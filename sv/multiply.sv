==> flow/design.v <==
module multiply #(
    parameter DATA_SIZE = 32
)
(
    input   logic                           clock,
    input   logic                           reset,
    input   logic signed [DATA_SIZE - 1:0]  x,
    output  logic                           x_in_rd_en,
    input   logic                           x_in_empty,
    input   logic signed [DATA_SIZE - 1:0]  y,
    output  logic                           y_in_rd_en,
    input   logic                           y_in_empty,
    output  logic signed [DATA_SIZE - 1:0]  mult_out,
    output  logic                           out_wr_en,
    input   logic                           out_full
);
typedef enum logic [1:0] {
    INIT,
    MULTIPLY,
    WRITE
} state_types;
state_types state, next_state;
function logic signed [DATA_SIZE-1:0] DEQUANTIZE(logic signed [DATA_SIZE-1:0] val);
    if (val < 0) begin
        DEQUANTIZE = DATA_SIZE'(-(-val >>> 10));
    end else begin
        DEQUANTIZE = DATA_SIZE'(val >>> 10);
    end
endfunction
logic signed [DATA_SIZE-1:0] mult, mult_c;
logic signed [DATA_SIZE-1:0] x_temp, x_temp_c, y_temp, y_temp_c;
always_ff @(posedge clock or posedge reset) begin
    if (reset == 1'b1) begin
        state <= INIT;
        mult <= '0;
        y_temp <= '0;
        x_temp <= '0;
    end else begin
        state <= next_state;
        mult <= mult_c;
        x_temp <= x_temp_c;
        y_temp <= y_temp_c;
    end
end
always_comb begin
    mult_c = mult;
    next_state = state;
    x_in_rd_en = 1'b0;
    y_in_rd_en = 1'b0;
    out_wr_en = 1'b0;
    x_temp_c = '0;
    y_temp_c = '0;
    mult_out = '0;
    case (state) 
        INIT: begin
            if (x_in_empty == 1'b0 && y_in_empty == 1'b0) begin
                next_state = MULTIPLY;
                x_in_rd_en = 1'b1;
                y_in_rd_en = 1'b1;
                x_temp_c = x;
                y_temp_c = y;
            end else begin
                next_state = INIT;
            end
        end
        MULTIPLY: begin
            mult_c = $signed(x_temp) * $signed(y_temp);
            next_state = WRITE;
        end
        WRITE: begin
            if (out_full == 1'b0) begin
                mult_out = DEQUANTIZE(mult);
                out_wr_en = 1'b1;
                next_state = INIT;
            end else 
                next_state = WRITE;
        end
        default: begin
            mult_out = 'x;
            x_in_rd_en = 1'bx;
            y_in_rd_en = 1'bx;
            out_wr_en = 1'bx;
            mult_c = 'x;
            x_temp_c = 'x;
            y_temp_c = 'x;
        end
    endcase
end
endmodule
# Reports on multiply
# Tool output for the design above, in the order of the flow.
# Line numbers count from 1 in the design file above.
# Cell names lack the library's common part.
# Not given: -
# setup
top_module	multiply
clock	clock
library	sky130hd
corner	tt_025C_1v80

# Word level
# Counts by Yosys on the flattened word-level netlist (proc, flatten, opt, wreduce; memories kept). Register bits leave out memories and registers merged into their read ports (data or address). Print and check cells are left out.
# classes
n_cmp	1
n_mul	1
shift	0
addsub	2
logic	2
div_mod_pow	0
equal	2
mux	15
reduce_and_logical	6
# op_table
operator	count
multiplier 32 x 32 -> 32 bit	1
parallel mux 32 bit (select 2 bit)	3
2-to-1 mux 32 bit	5
negator 22 -> 32 bit	1
< comparator 32 x 1 -> 1 bit with constant B	1
negator 32 bit	1
OR reduction 2 bit	3
parallel mux 2 bit (select 3 bit)	1
parallel mux 1 bit (select 2 bit)	2
nonzero test 3 bit	1
2-to-1 mux 1 bit	3
inverter 1 bit	2
== test 2 x 1 -> 1 bit with constant B	1
== test 2 bit with constant B	1
logical NOT 2 bit	1
2-to-1 mux 2 bit	1
logical AND 1 bit	1
# bits
inputBits	69
memories	0
ram_bits	0
clocked_rd_ports_x_width	0
mem_bits_ro	0
register_bits	98
latchBits	0

# Longest topological paths
# Depth = most cells in a row (Yosys ltp): at word level without a register or memory, in the mapped netlist without a sequential cell, where the memories' decode and read muxes count.
# depth
depth_word	5
ABC_AREA	0
ltp_mapped	27
depth_no_buf	24

# Synthesis result
# Source: synth_stat.txt of the flow (Yosys; design flattened, memories mapped). It holds for the ABC_AREA given above (unset counts as 0); a run with the other value may have another netlist.
# synth_totals
flip_flops	99
synth_area_um2	20618.5
mapped_cells	2233
buf_cells	113
seq_area_um2	2478.6
# types
cell_type	count	area_total_um2
fa_1	408	8.17E+03
and2_1	401	2.51E+03
dfrtp_1	98	2.45E+03
ha_1	151	1.89E+03
inv_1	450	1689.12
nand2_1	248	930.893
xnor2_1	66	578.054
clkbuf_1	104	390.374
xor2_1	34	297.786
nor2_1	52	195.187
o21ai_0	33	165.158
a21oi_1	29	145.139
nand3_1	21	105.101
a21o_1	9	67.565
nor4_4	3	63.811
nor3_1	12	60.058
o21a_1	7	52.55
and3_1	8	50.048
# Not listed: further types 47, cells in them 99.

# Worst setup path after synthesis
# OpenSTA on the mapped netlist: ideal clock, no wires. The path of least setup slack (recovery checks aside). Input and output delay are each 20% of the period. Register names are those of the netlist, which keeps one name where synthesis merged equal registers.
# synth_timing
kind	reg2reg
from	register y_temp[4]
to	register mult[30]
t_required_ns	7.789
delay_ns	6.802
arrival_time_ns	6.671
clock_period_ns	7.92
setup_ns	0.131
n_path_buf	2
stages	25
path_slack_ns	1.119
period_less_setup_slack_ns	6.801
# "delay_ns" is the arrival time less input delay plus setup time.
# "stages": output pins that drive a net of the path, with the launching flip-flop's if there is one; two outputs of one cell count as two.
# "period_less_setup_slack_ns" is the clock period less the worst setup slack; recovery checks do not enter. This is arithmetic on one report: input and output delays are still those of the set period (20% each).
# The rows between start and end are the longest chain of elaborated cells between them; the timing report does not say that the signal goes this way. Where chains are equally long, one stands for them.
# A line is the first line of the expression or statement that the cell stems from. Yosys adds cells for indexed reads and writes and turns some case tables into memories.
# synth_via
path_cell_list	dfrtp_1 > clkbuf_1 > clkbuf_1 > and2_1 > fa_1 > fa_1 > inv_1 > fa_1 > fa_1 > inv_1 > fa_1 > inv_1 > fa_1 > inv_1 > fa_1 > fa_1 > ha_1 > a21oi_1 > o22ai_1 > a211o_1 > a21oi_1 > o2111ai_1 > a2111oi_0 > or3_1 > nand3_1
elab_chain_len	2
# synth_lines
item	line	rtl
start: declaration	31	logic signed [DATA_SIZE-1:0] x_temp, x_temp_c, y_temp, y_temp_c;
start: assignment	36	y_temp <= '0;
start: assignment	42	y_temp <= y_temp_c;
multiplier 32 x 32 -> 32 bit	67	mult_c = $signed(x_temp) * $signed(y_temp);
2-to-1 mux 32 bit	54	case (state)
end: assignment	35	mult <= '0;
end: assignment	40	mult <= mult_c;
end: declaration	30	logic signed [DATA_SIZE-1:0] mult, mult_c;

# Worst path after layout
# From the final timing report of run 1: the path of least setup slack in the routed layout; clock arrival at registers is part of the times.
# layout_timing
kind	reg2reg
from	register x_temp[15]
to	register mult[28]
path_slack_ns	0.38
clock_period_ns	7.36
n_path_buf	3
stages	23
setup_ns	0.06
t_required_ns	7.70
arrival_time_ns	7.32
# The rows between start and end are the longest chain of elaborated cells between them; the timing report does not say that the signal goes this way. Where chains are equally long, one stands for them.
# layout_via
path_cell_list	dfrtp_2 > buf_6 > and2_4 > fa_1 > fa_2 > fa_1 > inv_1 > fa_1 > inv_1 > fa_1 > fa_1 > fa_1 > fa_1 > ha_4 > and3_4 > and3_4 > buf_6 > nand3_4 > o2111ai_4 > buf_6 > a21oi_1 > or4_1 > nand3_1
elab_chain_len	2
# layout_lines
item	line	rtl
start: declaration	31	logic signed [DATA_SIZE-1:0] x_temp, x_temp_c, y_temp, y_temp_c;
start: assignment	37	x_temp <= '0;
start: assignment	41	x_temp <= x_temp_c;
multiplier 32 x 32 -> 32 bit	67	mult_c = $signed(x_temp) * $signed(y_temp);
2-to-1 mux 32 bit	54	case (state)
end: assignment	35	mult <= '0;
end: assignment	40	mult <= mult_c;
end: declaration	30	logic signed [DATA_SIZE-1:0] mult, mult_c;

# Top module multiply; platform sky130hd; tools Yosys and OpenROAD; 2 stored runs in no particular order. Input and output delays are each 20% of the period that was set; the output load is 0.01 pF.
# "achievedPeriod_ns": clock period set for the run, less the worst setup slack. It is reckoned from that one timing run; input and output delays stay at 20% of the period that was set.
# "worstPathTime_ns" is the time allowed to the run's worst setup path (the clock period less input and output delay, where it has them) less its slack. Clock arrival times count: a late capture clock shortens it, a late launch clock lengthens it.
# "fin_power_w": no workload was simulated; the value follows from the tool's default switching activity.
# A setting shown as . is not set for that run.
# Among the results, . means that no value is shown for the run.
stored run	period_ns	CORE_UTILIZATION	SETUP_SLACK_MARGIN	HOLD_SLACK_MARGIN	CTS_CLUSTER_SIZE	CAP_MARGIN	SLEW_MARGIN	MIN_ROUTING_LAYER	CORE_MARGIN	PLACE_DENSITY_LB_ADDON	CELL_PAD_IN_SITES_GLOBAL_PLACEMENT	CELL_PAD_IN_SITES_DETAIL_PLACEMENT	GPL_TIMING_DRIVEN	timing.hold.ws_ns	finish.stdcell_area_um2	achievedPeriod_ns	fin_power_w	synth_chip_area_um2	setupTns_ns	worstPathTime_ns	critical_path_type	total_die_area_um2	worst_setup_slack_ns	fin_util_pct
run 1	7.36	62	0.75	0.0	81	35	10	met2	2	.	.	.	.	0.487	23779.1	6.978	0.002147	20618.5	0.000	6.98	reg2reg	34730.0	0.382	72.9
run 2	7.6	70	.	.	.	25	20	.	2	0.17	1	0	0	.	.	.	.	.	.	.	.	.	.	.
# Run 2: stopped before the end: placement reported FLW-0024
