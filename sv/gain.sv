==> flow/design.v <==
module gain #(
    parameter DATA_SIZE = 32
)
(
    input   logic                           clock,
    input   logic                           reset,
    input   logic signed [DATA_SIZE - 1:0]  volume,
    input   logic signed [DATA_SIZE - 1:0]  in,
    output  logic                           in_rd_en,
    input   logic                           in_empty,
    output  logic signed [DATA_SIZE - 1:0]  gain_out,
    output  logic                           out_wr_en,
    input   logic                           out_full
);
typedef enum logic [1:0] {
    INIT,
    GAIN
} state_types;
state_types state, next_state;
function logic signed [DATA_SIZE-1:0] DEQUANTIZE(logic signed [DATA_SIZE-1:0] val);
    if (val < 0) begin
        DEQUANTIZE = DATA_SIZE'(-(-val >>> 10));
    end else begin
        DEQUANTIZE = DATA_SIZE'(val >>> 10);
    end
endfunction
logic signed [DATA_SIZE-1:0] gain, gain_c;
logic signed [DATA_SIZE-1:0] in_temp, in_temp_c;
always_ff @(posedge clock or posedge reset) begin
    if (reset == 1'b1) begin
        state <= INIT;
        gain <= '0;
        in_temp <= '0;
    end else begin
        state <= next_state;
        gain <= gain_c;
        in_temp <= in_temp_c;
    end
end
always_comb begin
    gain_c = gain;
    next_state = state;
    in_rd_en = 1'b0;
    out_wr_en = 1'b0;
    in_temp_c = in_temp;
    gain_out = '0;
    case (state) 
        INIT: begin
            if (in_empty == 1'b0) begin
                next_state = GAIN;
                in_rd_en = 1'b1;
                in_temp_c = in;
            end else begin
                next_state = INIT;
            end
        end
        GAIN: begin
            if (out_full == 1'b0) begin
                gain_out = DEQUANTIZE(in_temp * volume) << 4;
                in_temp_c = '0;
                out_wr_en = 1'b1;
                next_state = INIT;
            end else begin
                next_state = GAIN;
            end
        end
        default: begin
            gain_out = 'x;
            in_rd_en = 1'bx;
            out_wr_en = 1'bx;
            gain_c = 'x;
            in_temp_c = 'x;
        end
    endcase
end
endmodule
Reports on gain
What the tools print for gain, step after step.
Lines are those of the file above, counted from 1.
Operators carry their Yosys type and port widths (W data, S select, Z words).
Cell names lack the library's common part.
A cell with -- has no value.
- design top: gain
- clock: clock
- standard-cell library: sky130hd
- timing corner: tt_025C_1v80

Word level
Counts by Yosys on the flattened word-level netlist (proc, flatten, opt, wreduce; memories kept). Register bits leave out memories and registers merged into their read ports (data or address). Print and check cells are left out.
- equal/unequal tests: 3
- magnitude comparators at 1
- multiplexer cells: 13
- reductions and logical operators at 3
- noted add/subtract/negate cells: 2
- multiply operators: 1
- operator list (kind ; count):
    $mul A32 B32 Y32 ; 1
    $pmux W32 S2 ; 2
    $mux W32 ; 3
    $lt A32 B1 Y1 const B ; 1
    $neg A32 Y32 ; 1
    $neg A22 Y28 ; 1
    $mux W28 ; 1
    $ne A2 B2 Y1 const B ; 2
    $pmux W2 S2 ; 1
    $pmux W1 S2 ; 2
    $mux W1 ; 4
    $eq A2 B1 Y1 const B ; 1
    $logic_not A2 Y1 ; 1
    $reduce_and A2 Y1 ; 1
    $reduce_bool A2 Y1 ; 1
- flip-flop bits (word level) at 34
- input port bits: 68
- output and inout bits at 34

Logic depth
Longest topological path by Yosys (ltp), each cell counted once; first at word level (registers and memories cut), then after technology mapping (sequential cells cut; the memories' decode and read muxes count).
- word-level depth: 6
- ABC_AREA: 1
- gate-level depth with buffers: 42
- noted depth with buffers taken out: 40

Synthesis result
Source: synth_stat.txt of the flow (Yosys; design flattened, memories mapped). It holds for the ABC_AREA given above (unset counts as 0); a run with the other value may have another netlist.
The area totals of this step are shown rounded.
- cells by type (cell ; count ; total area (um2)):
    fa_1 ; 408 ; 8.17E+03
    nand2_1 ; 989 ; 3712.31
    inv_1 ; 890 ; 3.34E+03
    ha_1 ; 151 ; 1.89E+03
    dfrtp_1 ; 33 ; 825.792
    nand3_1 ; 87 ; 435.418
    clkbuf_1 ; 100 ; 375.36
    nor2_1 ; 99 ; 371.606
    nand4_1 ; 55 ; 344.08
    xnor2_1 ; 33 ; 289.027
    xor2_1 ; 32 ; 280.269
    a21oi_1 ; 33 ; 165.158
    nand2_2 ; 15 ; 93.84
    nor2_2 ; 13 ; 81.328
    nor2_4 ; 5 ; 56.304
    buf_4 ; 6 ; 45.043
    o21ai_0 ; 9 ; 45.043
    buf_1 ; 11 ; 41.29
Not listed: further types 24, cells in them 53.
- buffer cells: 122
- mapped area: 20900 um2
- noted standard cells after synthesis: 3022
- flip-flop cells at 34

Worst setup path after synthesis
OpenSTA on the mapped netlist: ideal clock, no wires. The path of least setup slack (recovery checks aside). Input and output delay are each 20% of the period. Register names are those of the netlist, which keeps one name where synthesis merged equal registers.
- path kind: input to output
- from: in volume[3]
- to: out gain_out[27]
- external input delay: 2760 ps
- data required time: 11040 ps
- noted data arrival time: 9770 ps
- stages on the path at 33
- noted delay of the path: 7010 ps
- noted launch time at the first pin: 2760 ps
- output delay at 2760 ps
- slack: 1270 ps
- buffers on the path: 2
- period: 13800 ps
- noted period reached after synthesis: 12530 ps
"delay of the path" = arrival - input delay + setup time.
A path that ends at an output port has no setup time.
"stages on the path": output pins that drive a net of the path, with the launching flip-flop's if there is one; two outputs of one cell count as two.
"period reached after synthesis" = period - worst setup slack (recovery checks aside). The figure is calculated, with input and output delays left at 20% of the set period.
The rows between start and end are the longest chain of elaborated cells between them; the timing report does not say that the signal goes this way. Where chains are equally long, one stands for them.
A line is the first line of the expression or statement that the cell stems from. Yosys adds cells for indexed reads and writes and turns some case tables into memories.
- cells stage by stage: clkbuf_1 > clkbuf_1 > nand2_1 > inv_1 > fa_1 > fa_1 > inv_1 > fa_1 > fa_1 > inv_1 > fa_1 > inv_1 > fa_1 > inv_1 > fa_1 > fa_1 > ha_1 > nand2_1 > nor2_1 > inv_1 > nor2_1 > nand3b_1 > nand4_1 > nand2_1 > nor2_1 > nand2_1 > nor2_1 > nand4_1 > xor2_1 > nand2_1 > or2_1 > nand2_1 > inv_1
- noted length of the longest elaborated chain: 6
- elaborated cells on any way between the ends at 7
- those cells by class: add/sub: 2; mul: 1; compare: 1; mux: 3
- RTL lines, path post-synthesis (what ; RTL line ; source):
    from (decl) ; 7 ; input   logic signed [DATA_SIZE - 1:0]  volume,
    $mul A32 B32 Y32 ; 59 ; gain_out = DEQUANTIZE(in_temp * volume) << 4;
    $neg A32 Y32 ; 22 ; DEQUANTIZE = DATA_SIZE'(-(-val >>> 10));
    $neg A22 Y28 ; 22 ;
    $mux W28 ; 21 ; if (val < 0) begin
    $mux W32 ; 58 ; if (out_full == 1'b0) begin
    $pmux W32 S2 ; 47 ; case (state)
    to (decl) ; 11 ; output  logic signed [DATA_SIZE - 1:0]  gain_out,

Worst path after layout
Path of least setup slack in the final report of run 1 (OpenROAD, finished layout, wires in). Where an end is a register, its clock arrival counts in the times.
The report prints the path's times to 10 ps; the period is as set.
- path kind: input to output
- from: in volume[5]
- to: out gain_out[27]
- period: 19100 ps
- noted data arrival time: 13070 ps
- noted launch time at the first pin: 3820 ps
- stages on the path at 32
- data required time: 15280 ps
- slack: 2210 ps
- output delay at 3820 ps
- external input delay: 3820 ps
- buffers on the path: 2
The rows between start and end are the longest chain of elaborated cells between them; the timing report does not say that the signal goes this way. Where chains are equally long, one stands for them.
- cells stage by stage: clkdlybuf4s50_1 > nand2_1 > inv_1 > fa_1 > fa_1 > fa_1 > inv_1 > fa_1 > inv_1 > fa_1 > inv_1 > fa_1 > inv_1 > fa_1 > fa_1 > ha_1 > nand2_1 > inv_1 > nand2_1 > nand2_1 > a21oi_1 > o211ai_1 > nor2_1 > inv_1 > nand3_1 > nand2_1 > inv_1 > nand2_1 > nor2_1 > nand2_1 > inv_1 > clkdlybuf4s50_1
- noted length of the longest elaborated chain: 6
- elaborated cells on any way between the ends at 7
- those cells by class: add/sub: 2; mul: 1; compare: 1; mux: 3
- RTL lines, path post-layout (what ; RTL line ; source):
    from (decl) ; 7 ; input   logic signed [DATA_SIZE - 1:0]  volume,
    $mul A32 B32 Y32 ; 59 ; gain_out = DEQUANTIZE(in_temp * volume) << 4;
    $neg A32 Y32 ; 22 ; DEQUANTIZE = DATA_SIZE'(-(-val >>> 10));
    $neg A22 Y28 ; 22 ;
    $mux W28 ; 21 ; if (val < 0) begin
    $mux W32 ; 58 ; if (out_full == 1'b0) begin
    $pmux W32 S2 ; 47 ; case (state)
    to (decl) ; 11 ; output  logic signed [DATA_SIZE - 1:0]  gain_out,

==> runs of gain <==
Flow measurements of gain on sky130hd: 2 stored runs with different settings, listed in no order. Input and output delays are each 20% of the period that was set; the output load is 0.01 pF.
"achieved clock period" means the clock period less the worst setup slack. The figure is calculated, with input and output delays left at 20% of the set period.
"worst setup path time": the worst setup path's part of the clock period (all of it between registers, 20% less for each end at a port) less its slack. A launch clock that arrives late makes it longer, a capture clock that arrives late makes it shorter.
"worst setup path time" is known to 10 ps.
Results are given in rounded form.

Run 1
Settings were period_ns = 19.1; CORE_UTILIZATION = 15; HOLD_SLACK_MARGIN = -0.08; TNS_END_PERCENT = 75; ABC_AREA = 1; CTS_CLUSTER_DIAMETER = 220; CAP_MARGIN = 15; SLEW_MARGIN = 35; MIN_ROUTING_LAYER = met1; MAX_ROUTING_LAYER = met5; CORE_MARGIN = 2
- noted the netlist area reported by Yosys: 20900 um2
- noted the total negative slack on setup checks: 0 ps
- noted the overall die area: 143000 um2
- smallest setup slack: 2210 ps
- achieved clock period: 16885 ps
- utilization after routing at 17.3 %
- worst hold slack in the final report at 479 ps
- noted the standard-cell area of the final layout: 24100 um2
- worst setup path time at 9250 ps
- class of the worst setup path: input to output

Run 2
Settings were period_ns = 22.6; CORE_UTILIZATION = 27; SETUP_SLACK_MARGIN = 5.0; PLACE_DENSITY_LB_ADDON = 0.07; CORE_ASPECT_RATIO = 0.55; CORE_MARGIN = 10; TNS_END_PERCENT = 40; GPL_ROUTABILITY_DRIVEN = 1; CTS_CLUSTER_DIAMETER = 201; CAP_MARGIN = 20; SLEW_MARGIN = 20
- noted the netlist area reported by Yosys: 18800 um2
- noted the total negative slack on setup checks: 0 ps
- noted the overall die area: 80900 um2
- smallest setup slack: 4980 ps
- achieved clock period: 17619 ps
- utilization after routing at 31.4 %
- worst hold slack in the final report at 509 ps
- noted the standard-cell area of the final layout: 21500 um2
- worst setup path time at 8580 ps
- class of the worst setup path: input to output
